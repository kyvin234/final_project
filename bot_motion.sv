==> flow/design.v <==
module bot_motion(
    input logic Clk, Reset, motion_check,
    input [9:0] BallX, BallY, GhostX, GhostY,
    input logic [3:0] ut, dt, lt, rt,
    output logic [1:0] ai_motion
);
    parameter [2:0] up   = 2'b00;
	parameter [2:0] down = 2'b01;
	parameter [2:0] left = 2'b11;
	parameter [2:0] right = 2'b10;
    always_ff @(posedge Clk or posedge Reset)
    begin
        if(Reset)
        begin
            ai_motion <= down;
        end
        else if(motion_check == 1'b1)
        begin 
            if(BallX > GhostX && BallY < GhostY)
            begin
                if (((rt & 4'b0001) == 4'b0001) && (BallX - GhostX >= GhostY - BallY))  
                begin
                    ai_motion <= right;
                end
                else if((ut & 4'b1000) == 4'b1000)  
                begin
                    ai_motion <= up;
                end
                else if ((lt & 4'b0010) == 4'b0010)  
                begin
                    ai_motion <= left;
                end
                else if ((dt & 4'b0100) == 4'b0100)  
                begin
                    ai_motion <= down;
                end                
            end
             else if(BallX < GhostX && BallY < GhostY)
            begin              
                if ((lt & 4'b0010) == 4'b0010  && (GhostX - BallX >= GhostY - BallY))  
                begin
                    ai_motion <= left;
                end
                else if((ut & 4'b1000) == 4'b1000)  
                begin
                    ai_motion <= up;
                end
                if ((rt & 4'b0001) == 4'b0001)  
                begin
                    ai_motion <= right;
                end
                else if ((dt & 4'b0100) == 4'b0100)  
                begin
                    ai_motion <= down;
                end  
            end
            else if(BallX > GhostX && BallY > GhostY)
            begin
                if ((rt & 4'b0001) == 4'b0001 && (BallX - GhostX >= BallY - GhostY))  
                begin
                    ai_motion <= right;
                end
                else if ((dt & 4'b0100) == 4'b0100)  
                begin
                    ai_motion <= down;
                end                
                else if ((lt & 4'b0010) == 4'b0010)  
                begin
                    ai_motion <= left;
                end
                else if((ut & 4'b1000) == 4'b1000)  
                begin
                    ai_motion <= up;
                end
            end
            else if(BallX < GhostX && BallY > GhostY)
            begin              
                if ((lt & 4'b0010) == 4'b0010  && (GhostX - BallX >= BallY - GhostY))  
                begin
                    ai_motion <= left;
                end
                else if ((dt & 4'b0100) == 4'b0100)  
                begin
                    ai_motion <= down;
                end  
                else if ((rt & 4'b0001) == 4'b0001)  
                begin
                    ai_motion <= right;
                end
                else if((ut & 4'b1000) == 4'b1000)  
                begin
                    ai_motion <= up;
                end
            end
            else if(BallX == GhostX)
            begin
                if((dt & 4'b0100) == 4'b0100 && GhostY < BallY)
                    ai_motion <= down;
                else if((ut & 4'b1000) == 4'b1000  && GhostY > BallY )
                    ai_motion <= up;
                else if ((rt & 4'b0001) == 4'b0001)  
                begin
                    ai_motion <= right;
                end
                else if ((lt & 4'b0010) == 4'b0010)  
                begin
                    ai_motion <= left;
                end
            end
            else if(BallY == GhostY)
            begin
                if ((rt & 4'b0001) == 4'b0001 && GhostX < BallX)  
                begin
                    ai_motion <= right;
                end
                else if ((lt & 4'b0010) == 4'b0010  && GhostX > BallX)  
                begin
                    ai_motion <= left;
                end
                else if((dt & 4'b0100) == 4'b0100)
                    ai_motion <= down;
                else if((ut & 4'b1000) == 4'b1000)
                    ai_motion <= up;
            end
        end
    end
endmodule
# == Step by step through the tools: bot_motion ==
# What the tools print for bot_motion, step after step.
# Lines are those of the file above, counted from 1.
# Operators carry their Yosys type and port widths (W data, S select, Z words).
# Cell names lack the library's common part.
# A cell with n/a has no value.
# inputs
top_module,bot_motion
clock_port,Clk
lib,sky130hd
lib_corner,tt_025C_1v80

# == Word-level counts ==
# Yosys after proc, flatten, opt, wreduce and memory -nomap, before mapping. Memory bits, and registers merged into a memory's read port (data or address), are not among the register bits. Print and check cells are not counted. Equal cells are merged and count once.
# classes
n_mul,0
reduce_and_logical,14
compare,12
addsub,4
muxes,27
bitwise,0
eq_ne,4
n_div,0
shifts,0
# op_table
op,n
$mux W2,27
$sub A10 B10 Y10,4
$ge A10 B10 Y1,4
$gt A10 B10 Y1,4
$lt A10 B10 Y1,4
$eq A10 B10 Y1,2
$logic_and A1 B1 Y1,12
$ne A9 B5 Y1 const B,1
$reduce_bool A6 Y1,1
$ne A5 B1 Y1 const B,1
$reduce_and A4 Y1,1
# bits
wordCells,62
input_bits,59
rom_bits,0
latch_bits,0
clocked_rd_ports_x_width,0
output_inout_bits,2
ram_bits,0
reg_bits,2
n_memories,0

# == Depth ==
# Yosys ltp: most cells in a row. Word level: on the elaborated netlist, between registers, memories and ports. Mapped: between sequential cells and ports; inverters and the memories' decode and read muxes count.
# depth
depth_word,10
abc_area,0
depth_mapped,19
depth_no_buf,18

# == Synthesis result ==
# Source: synth_stat.txt of the flow (Yosys; design flattened, memories mapped). It holds for the ABC_AREA given above (unset counts as 0); a run with the other value may have another netlist.
# synth_totals
area_mm2,0.0031768
cells,438
ffs,2
# by_type
cell,n,type_area_um2
ha_1,69,863.328
inv_1,59,221.462
a21oi_1,38,190.182
xnor2_1,20,175.168
o21ai_0,25,125.12
nand2_1,29,108.854
a21o_1,14,105.101
nor2_1,28,105.101
fa_1,4,80.077
xor2_1,9,78.826
nor2b_1,10,62.56
a211oi_1,6,45.043
buf_6,4,45.043
nand2b_1,7,43.792
buf_2,8,40.038
nand3_1,8,40.038
nor3_1,8,40.038
nand4_1,6,37.536
# Not listed: further types 49, cells in them 86.

# == Path before layout ==
# Path of least setup slack by OpenSTA after synthesis, without wires, with an ideal clock, recovery checks aside; 20% of the period is set as input and as output delay. Where synthesis merged equal registers, the netlist keeps one of their names.
# synth_path
path_type,input to register
start,in BallY[3]
end,reg ai_motion[1]
required_time_ns,3.796
clock_period_ns,3.93
stages,19
setup_slack_ns,0.059
t_arrival_ns,3.737
delay_ns,3.085
period_less_setup_slack_ns,3.871
# "delay_ns" = arrival - input delay + setup time.
# "stages": output pins that drive a net of the path, with the launching flip-flop's if there is one; two outputs of one cell count as two.
# "period_less_setup_slack_ns" = period - worst setup slack (recovery checks aside). The figure is calculated, with input and output delays left at 20% of the set period.
# Between the ends stands the longest chain of elaborated cells between them, by number of cells; it is not shown to be the way that was timed. Of several equally long chains one is given.
# A line is the first line of the expression or statement that the cell stems from. Yosys adds cells for indexed reads and writes and turns some case tables into memories.
# A register here has more assigning lines than the two given.
# synth_via
cell_sequence,inv_1 > ha_1 > buf_2 > and3_1 > o21ai_0 > nand2_1 > o21ai_0 > nand2b_1 > a21oi_1 > xor2_1 > ha_1 > o21a_1 > nor2_1 > a21oi_1 > maj3_2 > maj3_2 > nor4_1 > o311a_1 > a311oi_2
elab_chain_cells,9
cells_between,39
classes_between,add/sub (2); compare (8); eq/ne (3); mux (14); reduce/logical (12)
# synth_rtl
item,line,text
start: declaration,3,"input [9:0] BallX, BallY, GhostX, GhostY,"
$gt A10 B10 Y1,99,else if((ut & 4'b1000) == 4'b1000  && GhostY > BallY )
$logic_and A1 B1 Y1,99,
$mux W2,99,
$mux W2,97,if((dt & 4'b0100) == 4'b0100 && GhostY < BallY)
$mux W2,95,else if(BallX == GhostX)
$mux W2,76,else if(BallX < GhostX && BallY > GhostY)
$mux W2,57,else if(BallX > GhostX && BallY > GhostY)
$mux W2,38,else if(BallX < GhostX && BallY < GhostY)
$mux W2,19,if(BallX > GhostX && BallY < GhostY)
end: assignment,15,ai_motion <= down;
end: assignment,23,ai_motion <= right;
end: declaration,5,output logic [1:0] ai_motion

# == Timing after layout ==
# From the final timing report of run 1: the path of least setup slack in the routed layout; clock arrival at registers is part of the times.
# layout_path
path_type,input to register
start,in BallX[0]
end,reg ai_motion[1]
setup_slack_ns,-1.05
clock_period_ns,2.52
t_arrival_ns,3.68
stages,16
required_time_ns,2.63
# Between the ends stands the longest chain of elaborated cells between them, by number of cells; it is not shown to be the way that was timed. Of several equally long chains one is given.
# A register here has more assigning lines than the two given.
# layout_via
cell_sequence,buf_2 > inv_2 > ha_4 > inv_2 > fa_2 > a21o_4 > a221oi_4 > xnor2_2 > ha_1 > o21ai_2 > a31oi_2 > nor3b_2 > o41ai_4 > a21oi_1 > o311a_1 > a311oi_2
elab_chain_cells,10
cells_between,39
classes_between,add/sub (2); compare (8); eq/ne (3); mux (14); reduce/logical (12)
# layout_rtl
item,line,text
start: declaration,3,"input [9:0] BallX, BallY, GhostX, GhostY,"
$gt A10 B10 Y1,116,else if ((lt & 4'b0010) == 4'b0010  && GhostX > BallX)
$logic_and A1 B1 Y1,116,
$mux W2,116,
$mux W2,112,if ((rt & 4'b0001) == 4'b0001 && GhostX < BallX)
$mux W2,110,else if(BallY == GhostY)
$mux W2,95,else if(BallX == GhostX)
$mux W2,76,else if(BallX < GhostX && BallY > GhostY)
$mux W2,57,else if(BallX > GhostX && BallY > GhostY)
$mux W2,38,else if(BallX < GhostX && BallY < GhostY)
$mux W2,19,if(BallX > GhostX && BallY < GhostY)
end: assignment,15,ai_motion <= down;
end: assignment,23,ai_motion <= right;
end: declaration,5,output logic [1:0] ai_motion

# Measured data: module bot_motion, platform sky130hd, 2 stored runs of the flow under differing settings, order arbitrary. Input and output delays are each 20% of the period that was set; the output load is 0.01 pF.
# "clock_period_reached_ns" = clock period - worst setup slack. The figure is calculated, with input and output delays left at 20% of the set period.
# "worst_path_ns" is the time allowed to the run's worst setup path (the clock period less input and output delay, where it has them) less its slack. Clock arrival times count: a late capture clock shortens it, a late launch clock lengthens it.
# "total_power_uw" rests on the timing tool's default activity at the inputs, not on a simulated workload.
# Settings: n/a = not set for that run.
# Results: n/a = not shown.
stored run,period_ns,CORE_UTILIZATION,SETUP_SLACK_MARGIN,PLACE_DENSITY_LB_ADDON,CORE_ASPECT_RATIO,CORE_MARGIN,CELL_PAD_IN_SITES_GLOBAL_PLACEMENT,TNS_END_PERCENT,GPL_TIMING_DRIVEN,CAP_MARGIN,SLEW_MARGIN,HOLD_SLACK_MARGIN,ABC_AREA,MIN_ROUTING_LAYER,yosys_chip_area_mm2,dieArea_mm2,final_stdcell_area_mm2,worstSetupSlack_ns,total_power_uw,clock_period_reached_ns,post_route_util_pct,worst_path_ns,critical_path_kind,timing.setup.tns_ns
run 1,2.52,45,0.18,0.13,0.86,5,0,70,0,10,20,n/a,n/a,n/a,0.0031768,0.0088448,0.0049598,-1.052,1987,3.572,72.2,3.07,input to register,-1.968
run 2,3.26,56,0.1,0.13,0.53,2,n/a,n/a,n/a,20,20,0.22,1,met2,n/a,n/a,n/a,n/a,n/a,n/a,n/a,n/a,n/a,n/a
# Run 2: no results, routing failed with GRT-0116
